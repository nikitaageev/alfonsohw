==> flow/design.v <==
module shift_reg    
(
    input wire but_1,
	 input wire but_2,
    input wire clk,
    input wire reset,
    output wire [7:0] led7,
	 input wire r_sw,
	 input wire l_sw
);
reg [7:0] counter;
assign led7 = counter;
reg but_r;
reg but_rr;
reg but_r_2;
reg but_rr_2;
assign push = but_rr & ~but_r;
assign push_2 = but_rr_2 & ~but_r_2;
always @(posedge clk) begin
    if(~reset)
        counter <= 0;
    else begin
        if(push == 1)
            counter <= (counter >> 1) | {{l_sw}, {7'b0}};
		else if(push_2 == 1)
            counter <= (counter << 1) | r_sw;
    end
end
always @(posedge clk) begin
    if(~reset) begin
        but_r <= 1;
        but_rr <= 1;
	 end
    else begin
        but_r <= but_1;
        but_rr <= but_r;
    end
end
always @(posedge clk) begin
    if(~reset) begin
        but_r_2 <= 1;
        but_rr_2 <= 1;
	 end
    else begin
        but_r_2 <= but_2;
        but_rr_2 <= but_r_2;
    end
end
endmodule
Tool chain data of shift_reg
The steps from the RTL of shift_reg to its reports follow in flow order.
Lines are those of the file above, counted from 1.
Library cell names are shortened.
{"block": "setup", "top_module": "shift_reg", "clock_port": "clk", "lib": "sky130hd", "corner": "tt_025C_1v80"}

Word-level counts
Source: Yosys, flattened and elaborated, memories not mapped. Widths are those after wreduce. Registers that Yosys merges into a memory's read port (data or address) are not register bits. Print and check cells do not count. Equal cells are merged and count once.
{"block": "bits", "out_inout_bits": 8, "elab_cells": 14, "inputBits": 6, "register_bits": 12}
{"block": "op_classes", "muxes": 2, "bitwise": 6, "n_reduce_logical": 1}
{"block": "op_table", "cell": "two-way mux 8 bit", "n": 2}
{"block": "op_table", "cell": "bitwise OR 7 x 8 -> 8 bit", "n": 1}
{"block": "op_table", "cell": "bitwise OR 8 x 1 -> 8 bit", "n": 1}
{"block": "op_table", "cell": "bitwise AND 1 bit", "n": 2}
{"block": "op_table", "cell": "inverter 1 bit", "n": 2}
{"block": "op_table", "cell": "nonzero test 2 bit", "n": 1}

Depth
Depth = most cells in a row (Yosys ltp): at word level without a register or memory, in the mapped netlist without a sequential cell, where the memories' decode and read muxes count.
{"block": "depth", "ltp_word": 4, "abc_area": 0, "depth_mapped": 4, "mapped_depth_nobuf": 3}

Mapped cells and area
Yosys stat after the flow's synthesis: flattened, memories mapped to cells. It holds for the ABC_AREA given above (unset counts as 0); a run with the other value may have another netlist.
{"block": "types", "type": "dfxtp_1", "n": 12}
{"block": "types", "type": "mux2i_1", "n": 8}
{"block": "types", "type": "a21oi_1", "n": 8}
{"block": "types", "type": "o21ai_0", "n": 8}
{"block": "types", "type": "nand2b_4", "n": 2}
{"block": "types", "type": "nand2b_1", "n": 4}
{"block": "types", "type": "buf_12", "n": 1}
{"block": "types", "type": "buf_4", "n": 1}
{"block": "types", "type": "buf_2", "n": 1}
{"block": "synth_totals", "yosys_area_um2": 485.5, "flip_flops": 12, "buffers": 3, "stdcells": 45}

Timing after synthesis
Source: OpenSTA report_checks on the synthesized netlist (no wires, ideal clock, input and output delay 20% of the period each), path of least setup slack; recovery checks are left aside. Register names are those of the netlist, which keeps one name where synthesis merged equal registers.
{"block": "synth_timing", "kind": "reg-to-reg", "startpoint": "register but_r_2", "endpoint": "register counter[7]", "t_required_ns": 0.833, "setup_time_ns": 0.119, "arrival_time_ns": 0.766, "path_stages": 5, "launch_ns": 0.000, "setup_slack_ns": 0.066, "path_delay_ns": 0.885, "period_ns": 0.952, "n_path_buf": 1, "period_less_setup_slack_ns": 0.886}
"path_delay_ns" is the arrival time less input delay plus setup time.
"path_stages": output pins that drive a net of the path, with the launching flip-flop's if there is one; two outputs of one cell count as two.
"period_less_setup_slack_ns" = period - worst setup slack (recovery checks aside). The figure is calculated, with input and output delays left at 20% of the set period.
Between the ends stands the longest chain of elaborated cells between them, by number of cells; it is not shown to be the way that was timed. Of several equally long chains one is given.
Each line given opens the expression or statement behind the cell; cells for indexed reads and writes are added by Yosys, which also makes memories of some case tables.
At most two assigning lines are given for a register; there are more.
{"block": "synth_between", "path_cell_list": "dfxtp_1 > nand2b_4 > buf_12 > mux2i_1 > a21oi_1", "elab_chain_cells": 4}
{"block": "synth_rtl", "item": "from (decl)", "line": 15, "rtl": "reg but_r_2;"}
{"block": "synth_rtl", "item": "from (assign)", "line": 41, "rtl": "but_r_2 <= 1;"}
{"block": "synth_rtl", "item": "from (assign)", "line": 45, "rtl": "but_r_2 <= but_2;"}
{"block": "synth_rtl", "item": "inverter 1 bit", "line": 18, "rtl": "assign push_2 = but_rr_2 & ~but_r_2;"}
{"block": "synth_rtl", "item": "bitwise AND 1 bit", "line": 18}
{"block": "synth_rtl", "item": "two-way mux 8 bit", "line": 25, "rtl": "else if(push_2 == 1)"}
{"block": "synth_rtl", "item": "two-way mux 8 bit", "line": 23, "rtl": "if(push == 1)"}
{"block": "synth_rtl", "item": "to (assign)", "line": 24, "rtl": "counter <= (counter >> 1) | {{l_sw}, {7'b0}};"}
{"block": "synth_rtl", "item": "to (assign)", "line": 26, "rtl": "counter <= (counter << 1) | r_sw;"}
{"block": "synth_rtl", "item": "to (decl)", "line": 11, "rtl": "reg [7:0] counter;"}

Memo
Re: implementation data of shift_reg

shift_reg on sky130hd: 2 stored runs with different settings, listed in no order. Input and output delays are each 20% of the period that was set; the output load is 0.01 pF.

Run A
==> flow/run.sh <==
#!/bin/bash
# the make line also repeats the synthesis and layout settings of config.mk as NAME=value (left out here)
make -C /OpenROAD-flow-scripts/flow DESIGN_CONFIG=/design/flow/config.mk WORK_HOME=/design/flow/orfs CLKGATE_MAP_FILE= finish
==> flow/config.mk <==
export PLATFORM = sky130hd
export DESIGN_NAME = shift_reg
export DESIGN_NICKNAME = shift_reg
export VERILOG_FILES = /design/flow/design.v
export SDC_FILE = /design/flow/constraint.sdc
export NUM_CORES = 4
export LEC_CHECK = 0
export CAP_MARGIN = 20
export CELL_PAD_IN_SITES_GLOBAL_PLACEMENT = 1
export CORE_MARGIN = 9
export CORE_UTILIZATION = 69
export CTS_CLUSTER_DIAMETER = 98
export MIN_ROUTING_LAYER = met1
export SLEW_MARGIN = 0
==> flow/constraint.sdc <==
create_clock -name core_clock -period 0.738 [get_ports {clk}]
set_input_delay 0.1476 -clock core_clock [delete_from_list [all_inputs] [get_ports {clk}]]
set_output_delay 0.1476 -clock core_clock [all_outputs]
set_load 0.01 [all_outputs]

==> results of run A, as JSON <==
{
  "outcome": "did not finish, floorplanning stopped with PDN-0185"
}

Run B
==> flow/run.sh <==
#!/bin/bash
# the make line also repeats the synthesis and layout settings of config.mk as NAME=value (left out here)
make -C /OpenROAD-flow-scripts/flow DESIGN_CONFIG=/design/flow/config.mk WORK_HOME=/design/flow/orfs CLKGATE_MAP_FILE= finish
==> flow/config.mk <==
export PLATFORM = sky130hd
export DESIGN_NAME = shift_reg
export DESIGN_NICKNAME = shift_reg
export VERILOG_FILES = /design/flow/design.v
export SDC_FILE = /design/flow/constraint.sdc
export NUM_CORES = 4
export LEC_CHECK = 0
export ABC_AREA = 0
export CAP_MARGIN = 20
export CELL_PAD_IN_SITES_GLOBAL_PLACEMENT = 2
export CORE_MARGIN = 2
export CORE_UTILIZATION = 65
export CTS_CLUSTER_DIAMETER = 303
export GPL_ROUTABILITY_DRIVEN = 1
export PLACE_DENSITY = 0.54
export SETUP_SLACK_MARGIN = 0.11
export SLEW_MARGIN = 15
==> flow/constraint.sdc <==
create_clock -name core_clock -period 0.733 [get_ports {clk}]
set_input_delay 0.1466 -clock core_clock [delete_from_list [all_inputs] [get_ports {clk}]]
set_output_delay 0.1466 -clock core_clock [all_outputs]
set_load 0.01 [all_outputs]

==> results of run B, as JSON <==
{
  "outcome": "did not finish, floorplanning stopped with PDN-0185"
}
