==> flow/design.v <==
module col_counter       
(
    input wire but_1,
	 input wire but_2,
    input wire clk,
    input wire reset,
    output wire [6:0] led7
);
reg [2:0] counter;
led_columner ldcol(counter, led7);
reg but_r;
reg but_rr;
reg but_r_2;
reg but_rr_2;
assign push = but_rr & ~but_r;
assign push_2 = but_rr_2 & ~but_r_2;
always @(posedge clk) begin
    if(~reset)
        counter <= 0;
    else begin
        if(push == 1 & push_2 == 0)
            counter <= counter + 1;
		  if(push == 0 & push_2 == 1)
            counter <= counter - 1;
    end
end
always @(posedge clk) begin
    if(~reset) begin
        but_r <= 1;
        but_rr <= 1;
	 end
    else begin
        but_r <= but_1;
        but_rr <= but_r;
    end
end
always @(posedge clk) begin
    if(~reset) begin
        but_r_2 <= 1;
        but_rr_2 <= 1;
	 end
    else begin
        but_r_2 <= but_2;
        but_rr_2 <= but_r_2;
    end
end
endmodule
module led_columner
(
    input wire [2:0] hex,
    output wire [6:0] ld7
);
wire m_ld[7:0];
assign m_ld[7] = 0;
genvar i;
generate
	for(i = 0; i < 7; i = i + 1) begin: global
		assign m_ld[i] = (hex == i+1) | m_ld[i+1];
		assign ld7[i] = m_ld[i]; 
	end
endgenerate
endmodule
Step by step through the tools: col_counter
Tool output for the design above, in the order of the flow.
Lines are those of the file above, counted from 1.
Operators carry their Yosys type and port widths (W data, S select, Z words).
{ "setup": {"top_module": "col_counter", "clock_port": "clk", "lib": "sky130hd", "lib_corner": "tt_025C_1v80"} }

Word level
Counts by Yosys on the flattened word-level netlist (proc, flatten, opt, wreduce; memories kept). Register bits leave out memories and registers merged into their read ports (data or address). Print and check cells are left out. Cells with the same type and inputs are merged into one.
{ "classes": {"n_addsub": 2, "n_mul": 0, "div_mod_pow": 0, "compare": 0, "eq_ne": 7, "shift": 0, "muxes": 2, "logic": 14, "reduce_and_logical": 1} }
{ "op_table": {"columns": ["operator", "count"], "rows": [
  ["$eq A3 B3 Y1 const B", 4],
  ["$or A1 B1 Y1", 6],
  ["$eq A3 B2 Y1 const B", 2],
  ["$mux W3", 2],
  ["$and A1 B1 Y1", 4],
  ["$not A1 Y1", 4],
  ["$add A3 B1 Y3 const B", 1],
  ["$sub A3 B1 Y3 const B", 1],
  ["$eq A3 B1 Y1 const B", 1],
  ["$reduce_bool A2 Y1", 1]
]} }
{ "bits": {"reg_bits": 7, "latchBits": 0, "mem_bits_rw": 0, "mem_bits_ro": 0, "clocked_rd_ports_x_width": 0, "n_memories": 0} }

Logic depth
Depth = most cells in a row (Yosys ltp): at word level without a register or memory, in the mapped netlist without a sequential cell, where the memories' decode and read muxes count.
{ "logic_depth": {"ltp_word": 7, "ABC_AREA": 0, "ltp_mapped": 5} }

Synthesis result
Source: synth_stat.txt of the flow (Yosys; design flattened, memories mapped). It holds for the ABC_AREA given above (unset counts as 0); a run with the other value may have another netlist.
The area totals of this step are shown rounded.
{ "synth_totals": {"stdcells": 54, "area_um2": 480, "seqArea_um2": 140, "flip_flops": 7, "n_buf": 7} }
{ "by_type": {"columns": ["type", "count", "area_total_um2"], "rows": [
  ["sky130_fd_sc_hd__dfxtp_1", 7, 140.134],
  ["sky130_fd_sc_hd__ha_1", 8, 100.096],
  ["sky130_fd_sc_hd__buf_4", 7, 52.55],
  ["sky130_fd_sc_hd__nand2b_1", 6, 37.536],
  ["sky130_fd_sc_hd__xnor2_1", 2, 17.517],
  ["sky130_fd_sc_hd__and2_1", 2, 12.512],
  ["sky130_fd_sc_hd__nor2b_1", 2, 12.512],
  ["sky130_fd_sc_hd__inv_1", 3, 11.261],
  ["sky130_fd_sc_hd__nand2_1", 3, 11.261],
  ["sky130_fd_sc_hd__nor2_1", 3, 11.261],
  ["sky130_fd_sc_hd__o21ai_0", 2, 10.01],
  ["sky130_fd_sc_hd__a21boi_1", 1, 7.507],
  ["sky130_fd_sc_hd__a21o_1", 1, 7.507],
  ["sky130_fd_sc_hd__nand3b_1", 1, 7.507],
  ["sky130_fd_sc_hd__o21bai_1", 1, 7.507],
  ["sky130_fd_sc_hd__o31ai_1", 1, 7.507],
  ["sky130_fd_sc_hd__a31oi_1", 1, 6.256],
  ["sky130_fd_sc_hd__nand3_1", 1, 5.005]
]} }
Not listed: further types 2, cells in them 2.
By module: a second synthesis without flattening, with its own total; a netlist apart from the flattened one above.
{ "unflattened": {"hier_cells": 37, "area_unflattened_um2": 370} }
Rows give one instance, submodules left out.
{ "modules": {"columns": ["module", "n_inst", "n_cells", "mod_area_um2"], "rows": [
  ["col_counter", 1, 23, 270],
  ["led_columner", 1, 14, 100]
]} }

Worst setup path after synthesis
Source: OpenSTA report_checks on the synthesized netlist (no wires, ideal clock, input and output delay 20% of the period each), path of least setup slack; recovery checks are left aside. Register names are those of the netlist, which keeps one name where synthesis merged equal registers.
{ "synth_timing": {"kind": "flip-flop to output port", "start": "register counter[0]", "end": "output port led7[3]", "clock_period_ns": 1.96, "arrival_time_ns": 1.156, "t_required_ns": 1.568, "path_slack_ns": 0.412, "delay_ns": 1.156, "path_stages": 6, "path_buffers": 1, "synth_period_reached_ns": 1.548} }
"delay_ns" = arrival - input delay + setup time.
A path that ends at an output port has no setup time.
"path_stages": output pins that drive a net of the path, with the launching flip-flop's if there is one; two outputs of one cell count as two.
"synth_period_reached_ns" is the clock period less the worst setup slack; recovery checks do not enter. This is arithmetic on one report: input and output delays are still those of the set period (20% each).
Between the ends stands the longest chain of elaborated cells between them, by number of cells; it is not shown to be the way that was timed. Of several equally long chains one is given.
Each line given opens the expression or statement behind the cell; cells for indexed reads and writes are added by Yosys, which also makes memories of some case tables.
At most two assigning lines are given for a register; there are more.
{ "synth_between": {"cell_sequence": "sky130_fd_sc_hd__dfxtp_1 > sky130_fd_sc_hd__inv_1 > sky130_fd_sc_hd__ha_1 > sky130_fd_sc_hd__o31ai_1 > sky130_fd_sc_hd__nand2b_1 > sky130_fd_sc_hd__buf_4", "elab_chain_cells": 4, "cells_between": 7} }
{ "synth_rtl": {"columns": ["item", "line", "text"], "rows": [
  ["from (decl)", 9, "reg [2:0] counter;"],
  ["from (assign)", 22, "counter <= counter + 1;"],
  ["from (assign)", 24, "counter <= counter - 1;"],
  ["$eq A3 B3 Y1", 58, "assign m_ld[i] = (hex == i+1) | m_ld[i+1];"],
  ["$or A1 B1 Y1 (3 in a row)", 58, null],
  ["to (decl)", 7, "output wire [6:0] led7"]
]} }
Some nets on the timed path still bear RTL names; the line given drives or declares the net.
{ "synth_nets": {"columns": ["signal", "line"], "rows": [
  ["ldcol.m_ld[3][0]", 58]
]} }

Timing after layout
Path of least setup slack in the final report of flow run 1 (OpenROAD, finished layout, wires in). Where an end is a register, its clock arrival counts in the times.
{ "layout_timing": {"kind": "flip-flop to output port", "start": "register counter[0]", "end": "output port led7[2]", "clock_period_ns": 2.85, "arrival_time_ns": 1.82, "t_required_ns": 2.28, "path_slack_ns": 0.46, "path_stages": 6, "path_buffers": 1} }
Between the ends stands the longest chain of elaborated cells between them, by number of cells; it is not shown to be the way that was timed. Of several equally long chains one is given.
At most two assigning lines are given for a register; there are more.
{ "layout_between": {"cell_sequence": "sky130_fd_sc_hd__dfxtp_1 > sky130_fd_sc_hd__inv_1 > sky130_fd_sc_hd__ha_1 > sky130_fd_sc_hd__o31ai_1 > sky130_fd_sc_hd__nand2_1 > sky130_fd_sc_hd__clkdlybuf4s50_1", "elab_chain_cells": 5, "cells_between": 9} }
{ "layout_rtl": {"columns": ["item", "line", "text"], "rows": [
  ["from (decl)", 9, "reg [2:0] counter;"],
  ["from (assign)", 22, "counter <= counter + 1;"],
  ["from (assign)", 24, "counter <= counter - 1;"],
  ["$eq A3 B3 Y1", 58, "assign m_ld[i] = (hex == i+1) | m_ld[i+1];"],
  ["$or A1 B1 Y1 (4 in a row)", 58, null],
  ["to (decl)", 7, "output wire [6:0] led7"]
]} }

==> results <==
2 stored runs of col_counter in the flow (synthesis by Yosys, layout by OpenROAD, sky130hd cells), in arbitrary order. Constraints: input delay and output delay 20% of the set period each, output load 0.01 pF.
"achieved_clock_period_ns": clock period set for the run, less the worst setup slack. It is reckoned from that one timing run; input and output delays stay at 20% of the period that was set.
"final_power_mw" is the tool's figure for a default switching activity; nothing was simulated.
The measured numbers are rounded.
[
  {
    "run": "flow run 1",
    "settings": { "period_ns": 2.85, "CAP_MARGIN": 20, "CORE_MARGIN": 2, "CORE_UTILIZATION": 40, "SLEW_MARGIN": 20 },
    "results": { "yosys.chip_area_um2": 480, "die_footprint_um2": 1500, "final_cell_area_um2": 570, "achieved_clock_period_ns": 2.387, "final_power_mw": 0.28, "final_setup_tns_ns": 0.000, "setup_ws_ns": 0.46 }
  },
  {
    "run": "flow run 2",
    "settings": { "period_ns": 1.49, "CORE_UTILIZATION": 48, "PLACE_DENSITY_LB_ADDON": 0.09, "HOLD_SLACK_MARGIN": 0.13, "CORE_MARGIN": 2, "CELL_PAD_IN_SITES_DETAIL_PLACEMENT": 0, "ABC_AREA": 0, "GPL_ROUTABILITY_DRIVEN": 1, "CTS_CLUSTER_DIAMETER": 154, "CAP_MARGIN": 20, "SLEW_MARGIN": 20 },
    "results": { "yosys.chip_area_um2": 480, "die_footprint_um2": 1300, "final_cell_area_um2": 740, "achieved_clock_period_ns": 1.644, "final_power_mw": 0.62, "final_setup_tns_ns": -0.69, "setup_ws_ns": -0.15 }
  }
]
